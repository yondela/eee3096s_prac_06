==> flow/design.v <==
`timescale 1ns / 1ps
module CU (clk,rst, instr, result2, operand1, operand2, offset, opcode, sel1, sel3,w_r);
    parameter DATA_WIDTH = 8;  
    parameter ADDR_BITS = 5;  
    parameter INSTR_WIDTH =20; 
    input clk,rst;
    input [INSTR_WIDTH-1:0]instr;
    input [DATA_WIDTH-1:0] result2;
    output reg [DATA_WIDTH-1:0] operand1;
    output reg [DATA_WIDTH-1:0] operand2;
    output reg [DATA_WIDTH-1:0] offset;
    output reg [3:0] opcode;
    output reg sel1, sel3, w_r;
    reg [DATA_WIDTH-1:0] regfile [0:3];
    reg [INSTR_WIDTH-1:0]instruction;
    parameter RESET = 4'b0000;
    parameter DECODE = 4'b0001;
    parameter EXECUTE = 4'b0010;
    parameter MEM_ACCESS = 4'b0100;
    parameter WRITE_BACK = 4'b1000;
    reg [3:0] state = RESET;
    always @(posedge clk) begin
        instruction = instr;
        case (state)
            RESET : begin  
                if (instruction[19:18] == 2'b00)  begin
                    state = RESET; 
                    end else begin
                    state = DECODE;  
                    end
                regfile[0]<= 8'd0;
                regfile[1]<= 8'd1;
                regfile[2]<= 8'd2;
                regfile[3]<= 8'd3;
                operand1 <= #(DATA_WIDTH)'d0;
                operand2 <= #(DATA_WIDTH)'d0;
                offset <= #(DATA_WIDTH)'d0;
                opcode <= 4'b1111;
                sel1 <= 0;
                sel3 <= 0;
                w_r <= 0;
            end
            DECODE : begin  
                state = EXECUTE;  
                if (instruction[19:18] == 2'b1) begin  
                    operand1 <= regfile[instruction[15:14]];  
                    operand2 <= regfile[instruction[13:12]];  
                    offset <= instruction[11:4];
                    opcode <= instruction[3:0];
                   sel1 <= 1;
                    sel3 <= 0;
                    w_r <= 0;
                end else if (instruction[19:18] == 2'b10) begin  
                    operand1 <= regfile[instruction[15:14]];  
                    operand2 <= regfile[instruction[17:16]];  
                    offset <= instruction[11:4];
                    opcode <= instruction[3:0];
                    sel1 <= 0;  
                    sel3 <= 1;  
                    w_r <= 0;
                end else if (instruction[19:18] == 2'b11) begin  
                    operand1 <= regfile[instruction[15:14]];  
                    operand2 <= regfile[instruction[17:16]];  
                    offset <= instruction[11:4];
                    opcode <= instruction[3:0];
                    sel1 <= 0;  
                    sel3 <= 1;  
                    w_r <= 0;
                end
            end
            EXECUTE: begin  
                state = MEM_ACCESS;  
                if (instruction[19:18] == 2'b01) begin  
                    state = WRITE_BACK;
                    operand1 <= regfile[instruction[15:14]];  
                    operand2 <= regfile[instruction[13:12]];  
                    offset <= instruction[11:4];
                    opcode <= instruction[3:0];
                    sel1 <= 1;
                    sel3 <= 0;
                    w_r <= 0;
                end else if (instruction[19:18] == 2'b10) begin  
                    operand1 <= regfile[instruction[15:14]];  
                    operand2 <= regfile[instruction[17:16]];  
                    offset <= instruction[11:4];
                    opcode <= instruction[3:0];
                    sel1 <= 0;  
                    sel3 <= 1;  
                    w_r <= 0;
                end else if (instruction[19:18] == 2'b11) begin  
                    operand1 <= regfile[instruction[15:14]];  
                    operand2 <= regfile[instruction[17:16]];  
                    offset <= instruction[11:4];
                    opcode <= instruction[3:0];
                    sel1 <= 0;  
                    sel3 <= 1;  
                    w_r <= 0;
                end
            end
            MEM_ACCESS: begin  
                state = WRITE_BACK;  
                if (instruction[19:18] == 2'b10) begin  
                    operand1 <= regfile[instruction[15:14]];  
                    operand2 <= regfile[instruction[17:16]];  
                    offset <= instruction[11:4];
                    opcode <= instruction[3:0];
                    sel1 <= 0;  
                    sel3 <= 1;  
                    w_r <= 0;
                end else if (instruction[19:18] == 2'b11) begin  
                    state = DECODE;
                    operand1 <= regfile[instruction[15:14]];  
                    operand2 <= regfile[instruction[17:16]];  
                    offset <= instruction[11:4];
                    opcode <= instruction[3:0];
                    sel1 <= 0;  
                    sel3 <= 1;  
                    w_r <= 1; 
                end
            end
            WRITE_BACK: begin  
                state = DECODE;  
                if (instruction[19:18] == 2'b01) begin  
                    regfile[instruction[17:16]] <= result2;  
                    operand1 <= regfile[instruction[15:14]];  
                    operand2 <= regfile[instruction[13:12]];  
                    offset <= instruction[11:4];
                    opcode <= instruction[3:0];
                    sel1 <= 1;
                    sel3 <= 0;
                    w_r <= 0;
                end else if (instruction[19:18] == 2'b11) begin  
                    state = DECODE;
                end else if (instruction[19:18] == 2'b10) begin  
                    regfile[instruction[17:16]] <= result2;  
                    operand1 <= regfile[instruction[15:14]];  
                    operand2 <= regfile[instruction[17:16]];  
                    offset <= instruction[11:4];
                    opcode <= instruction[3:0];
                    sel1 <= 0;  
                    sel3 <= 1;  
                    w_r <= 0;
                end
            end
            default:  
            state = RESET;  
        endcase
    end
endmodule
Step by step through the tools: CU. The steps from the RTL of CU to its reports follow in flow order. Lines are those of the file above, counted from 1. Cell names lack the library's common part. The mark n/a stands for no value.

Top module: CU. Clock: clk. Standard-cell library: sky130hd. Library corner: tt_025C_1v80.

After elaboration. Source: Yosys, flattened and elaborated, memories not mapped. Widths are those after wreduce. Registers that Yosys merges into a memory's read port (data or address) are not register bits. Print and check cells do not count. Equal cells are merged and count once. Memory sizes are those after Yosys's memory passes, which may raise the word count (mostly to a power of two), join words into wider ones and drop unused or constant bits.

For flip-flop bits (word level) the number is 35. Under bits in latches stands 0. For RAM bits the number is 32. The entry for bits in read-only memories reads 0. The figure for memories kept is 1. Input bits: 30. For cells after elaboration the number is 99.

Add/subtract/negate cells: 0. For multipliers the number is 0. For div/mod/pow operators the number is 0. For $lt $le $gt $ge the number is 0. Under equality and inequality tests stands 11. The figure for shift operators is 0. The entry for muxes and demuxes reads 71. The figure for bitwise logic cells is 1. The figure for reductions and logical operators is 7.

Memories: regfile (words 4, bits a word 8, RTL line 14) `reg [DATA_WIDTH-1:0] regfile [0:3];`.

Operators by type and width (count): 2-to-1 mux 8 bit (26); case mux 8 bit (select 4 bit) (3); 2-to-1 mux 4 bit (9); 2-to-1 mux 1 bit (27); case mux 4 bit (select 5 bit) (1); case mux 4 bit (select 4 bit) (1); case mux 1 bit (select 4 bit) (3); inequality test 3 bit (second input constant) (3); OR reduction 8 bit (1); AND reduction 5 bit (1); nonzero test 5 bit (1); equality test 2 bit (second input constant) (2); equality test 4 x 1 -> 1 bit (second input constant) (1); inequality test 4 x 1 -> 1 bit (second input constant) (1); equality test 4 x 2 -> 1 bit (second input constant) (1); equality test 4 x 3 -> 1 bit (second input constant) (1); equality test 4 bit (second input constant) (1); logical NOT 4 bit (1); AND reduction 3 bit (1); equality test 2 x 1 -> 1 bit (second input constant) (1); logical NOT 2 bit (1); OR reduction 2 bit (1); 2-to-1 mux 2 bit (1); bitwise OR 1 bit (1).

Longest topological paths. Longest topological path by Yosys (ltp), each cell counted once; first at word level (registers and memories cut), then after technology mapping (sequential cells cut; the memories' decode and read muxes count).

The figure for word-level depth is 8. For ABC_AREA the number is 0. The entry for mapped depth reads 9. Under gate-level depth less buffers stands 7.

Netlist. The flow's flattened synthesis, as Yosys stat reports it; memories are mapped. The netlist is that of the ABC_AREA named above (0 if unset); the other value can give another one.

The figure for standard cells after synthesis is 288. The entry for synthesis area reads 3587.2 µm². The entry for sequential area reads 1971.9 µm². The entry for flip-flop cells reads 67.

Cells by type (count): edfxtp_1 (63); and2_1 (29); mux4_2 (8); mux2i_1 (15); a22oi_1 (18); nor2_1 (34); dfxtp_1 (4); ha_1 (6); nand2_1 (18); o221ai_1 (7); a221o_1 (4); buf_12 (2); buf_2 (8); inv_1 (7); o311ai_4 (1); nor2b_1 (4); nor3b_2 (2); o21a_1 (3).

Other cell types: 34; their cells: 55.

Timing after synthesis. Source: OpenSTA report_checks on the synthesized netlist (no wires, ideal clock, input and output delay 20% of the period each), path of least setup slack; recovery checks are left aside. Register names are those of the netlist, which keeps one name where synthesis merged equal registers.

Kind: input to register. From: input port instr[18]. To: register w_r. The entry for period reads 4910 ps. The entry for external input delay reads 982 ps. Under library setup time stands 303 ps. Arrival time: 3179 ps. Required time: 4607 ps. For setup slack the number is 1428 ps. The entry for path delay reads 2500 ps. The entry for stages reads 5. Under buffers on the path stands 0. Synthesis period reached: 3482 ps.

"path delay" is the arrival time less input delay plus setup time. "stages": output pins that drive a net of the path, with the launching flip-flop's if there is one; two outputs of one cell count as two. "synthesis period reached" = period - worst setup slack (recovery checks aside). The figure is calculated, with input and output delays left at 20% of the set period. Between the ends stands the longest chain of elaborated cells between them, by number of cells; it is not shown to be the way that was timed. Of several equally long chains one is given. Each line given opens the expression or statement behind the cell; cells for indexed reads and writes are added by Yosys, which also makes memories of some case tables. A register here has more assigning lines than the two given. Only ways into the end's enable, where the timed path ends, are counted here.

Cell sequence: inv_1 > ha_1 > a31oi_1 > o22ai_1 > nor2b_1. The entry for length of the longest elaborated chain reads 3. Under elaborated cells between the ends (all ways) stands 8. Those cells by class: 7 x eq/ne; 1 x reduce/logical.

Ends and longest elaborated chain, post-synthesis: start, declared (RTL line 7) `input [INSTR_WIDTH-1:0]instr;`; equality test 2 bit (RTL line 134) `end else if (instruction[19:18] == 2'b10) begin`; inequality test 4 x 1 -> 1 bit; AND reduction 5 bit; end, assigned (RTL line 131) `w_r <= 0;`; end, assigned (RTL line 142) `w_r <= 0;`; end, declared (RTL line 13) `output reg sel1, sel3, w_r;`.

Worst path after layout. Path of least setup slack in the final report of run A (OpenROAD, finished layout, wires in). Where an end is a register, its clock arrival counts in the times. The path's times are printed in steps of 10 ps; the period is the one set.

Kind: input to register. From: input port instr[18]. To: register operand2[0]. The entry for period reads 4240 ps. The entry for external input delay reads 850 ps. Under library setup time stands 290 ps. Arrival time: 3010 ps. Required time: 4280 ps. For setup slack the number is 1270 ps. The entry for stages reads 8. Under buffers on the path stands 1.

Between the ends stands the longest chain of elaborated cells between them, by number of cells; it is not shown to be the way that was timed. Of several equally long chains one is given. A register here has more assigning lines than the two given. The path ends at the data pin of a flip-flop with enable; ways to the enable are not counted.

Cell sequence: clkdlybuf4s50_1 > inv_1 > ha_1 > nor2_1 > o22ai_1 > a21o_2 > nand2_1 > o221ai_1. The entry for length of the longest elaborated chain reads 5. Under elaborated cells between the ends (all ways) stands 10. Those cells by class: 3 x eq/ne; 7 x mux.

Ends and longest elaborated chain, after layout: start, declared (RTL line 7) `input [INSTR_WIDTH-1:0]instr;`; equality test 2 bit (RTL line 134) `end else if (instruction[19:18] == 2'b10) begin`; 2-to-1 mux 8 bit (RTL line 134); 2-to-1 mux 8 bit (RTL line 132) `end else if (instruction[19:18] == 2'b11) begin`; 2-to-1 mux 8 bit (RTL line 123) `if (instruction[19:18] == 2'b01) begin`; case mux 8 bit (select 4 bit) (RTL line 24) `case (state)`; end, assigned (RTL line 36) `operand2 <= #(DATA_WIDTH)'d0;`; end, assigned (RTL line 47) `operand2 <= regfile[instruction[13:12]];`; end, declared (RTL line 10) `output reg [DATA_WIDTH-1:0] operand2;`.

Lab notebook: CU

CU through Yosys and OpenROAD on sky130hd: 2 stored runs, unordered, with their settings and measured results. The constraints put input and output delay at 20% of the set period each and load the outputs with 0.01 pF. By "reached clock period" is meant the clock period of the run minus its worst setup slack. This is arithmetic on one report: input and output delays are still those of the set period (20% each). "critical setup path time" = time allowed to the worst setup path (clock period - input delay - output delay, where it has them) - its slack; a late launch clock adds to it, a late capture clock takes from it. By "power consumption" is meant OpenSTA's value without simulated activity: inputs other than the clock are taken to toggle once in ten clock periods, and the tool carries that through the logic. "critical setup path time" is given in steps of 10 ps.

Run A has these settings: period_ns 4.24; CORE_UTILIZATION 40; SETUP_SLACK_MARGIN 1.15; PLACE_DENSITY_LB_ADDON 0.22; CORE_ASPECT_RATIO 1.42; CORE_MARGIN 5; CELL_PAD_IN_SITES_DETAIL_PLACEMENT 2; CTS_CLUSTER_SIZE 74; CTS_CLUSTER_DIAMETER 73; MIN_ROUTING_LAYER met2; MAX_ROUTING_LAYER met5; CAP_MARGIN 20; SLEW_MARGIN 20. The area of the synthesized netlist reads 3,587.2 µm². For the full die area the run shows 10,990.9 µm². The measured standard-cell area after routing is 4,595.7 µm². For the post-layout utilization the run shows 52.1%. The smallest setup slack reads 1,268 ps. For the total negative setup slack the run shows 0 ps. The lowest hold slack stands at 599 ps. For the power consumption the run shows 3,504 µW. The reached clock period comes to 2,972 ps. The critical setup path time reads 2,120 ps. Worst setup path kind: input to register.

Run B has these settings: period_ns 2.05; CAP_MARGIN 20; CORE_MARGIN 2; CORE_UTILIZATION 40; SLEW_MARGIN 20. The area of the synthesized netlist reads 3,587.2 µm². For the full die area the run shows 9,741.7 µm². The measured standard-cell area after routing is 4,933.5 µm². For the post-layout utilization the run shows 56.6%. The smallest setup slack reads 96 ps. For the total negative setup slack the run shows 0 ps. The lowest hold slack stands at 462 ps. For the power consumption the run shows 7,121 µW. The reached clock period comes to 1,954 ps. The critical setup path time reads 1,950 ps. Worst setup path kind: register to register.
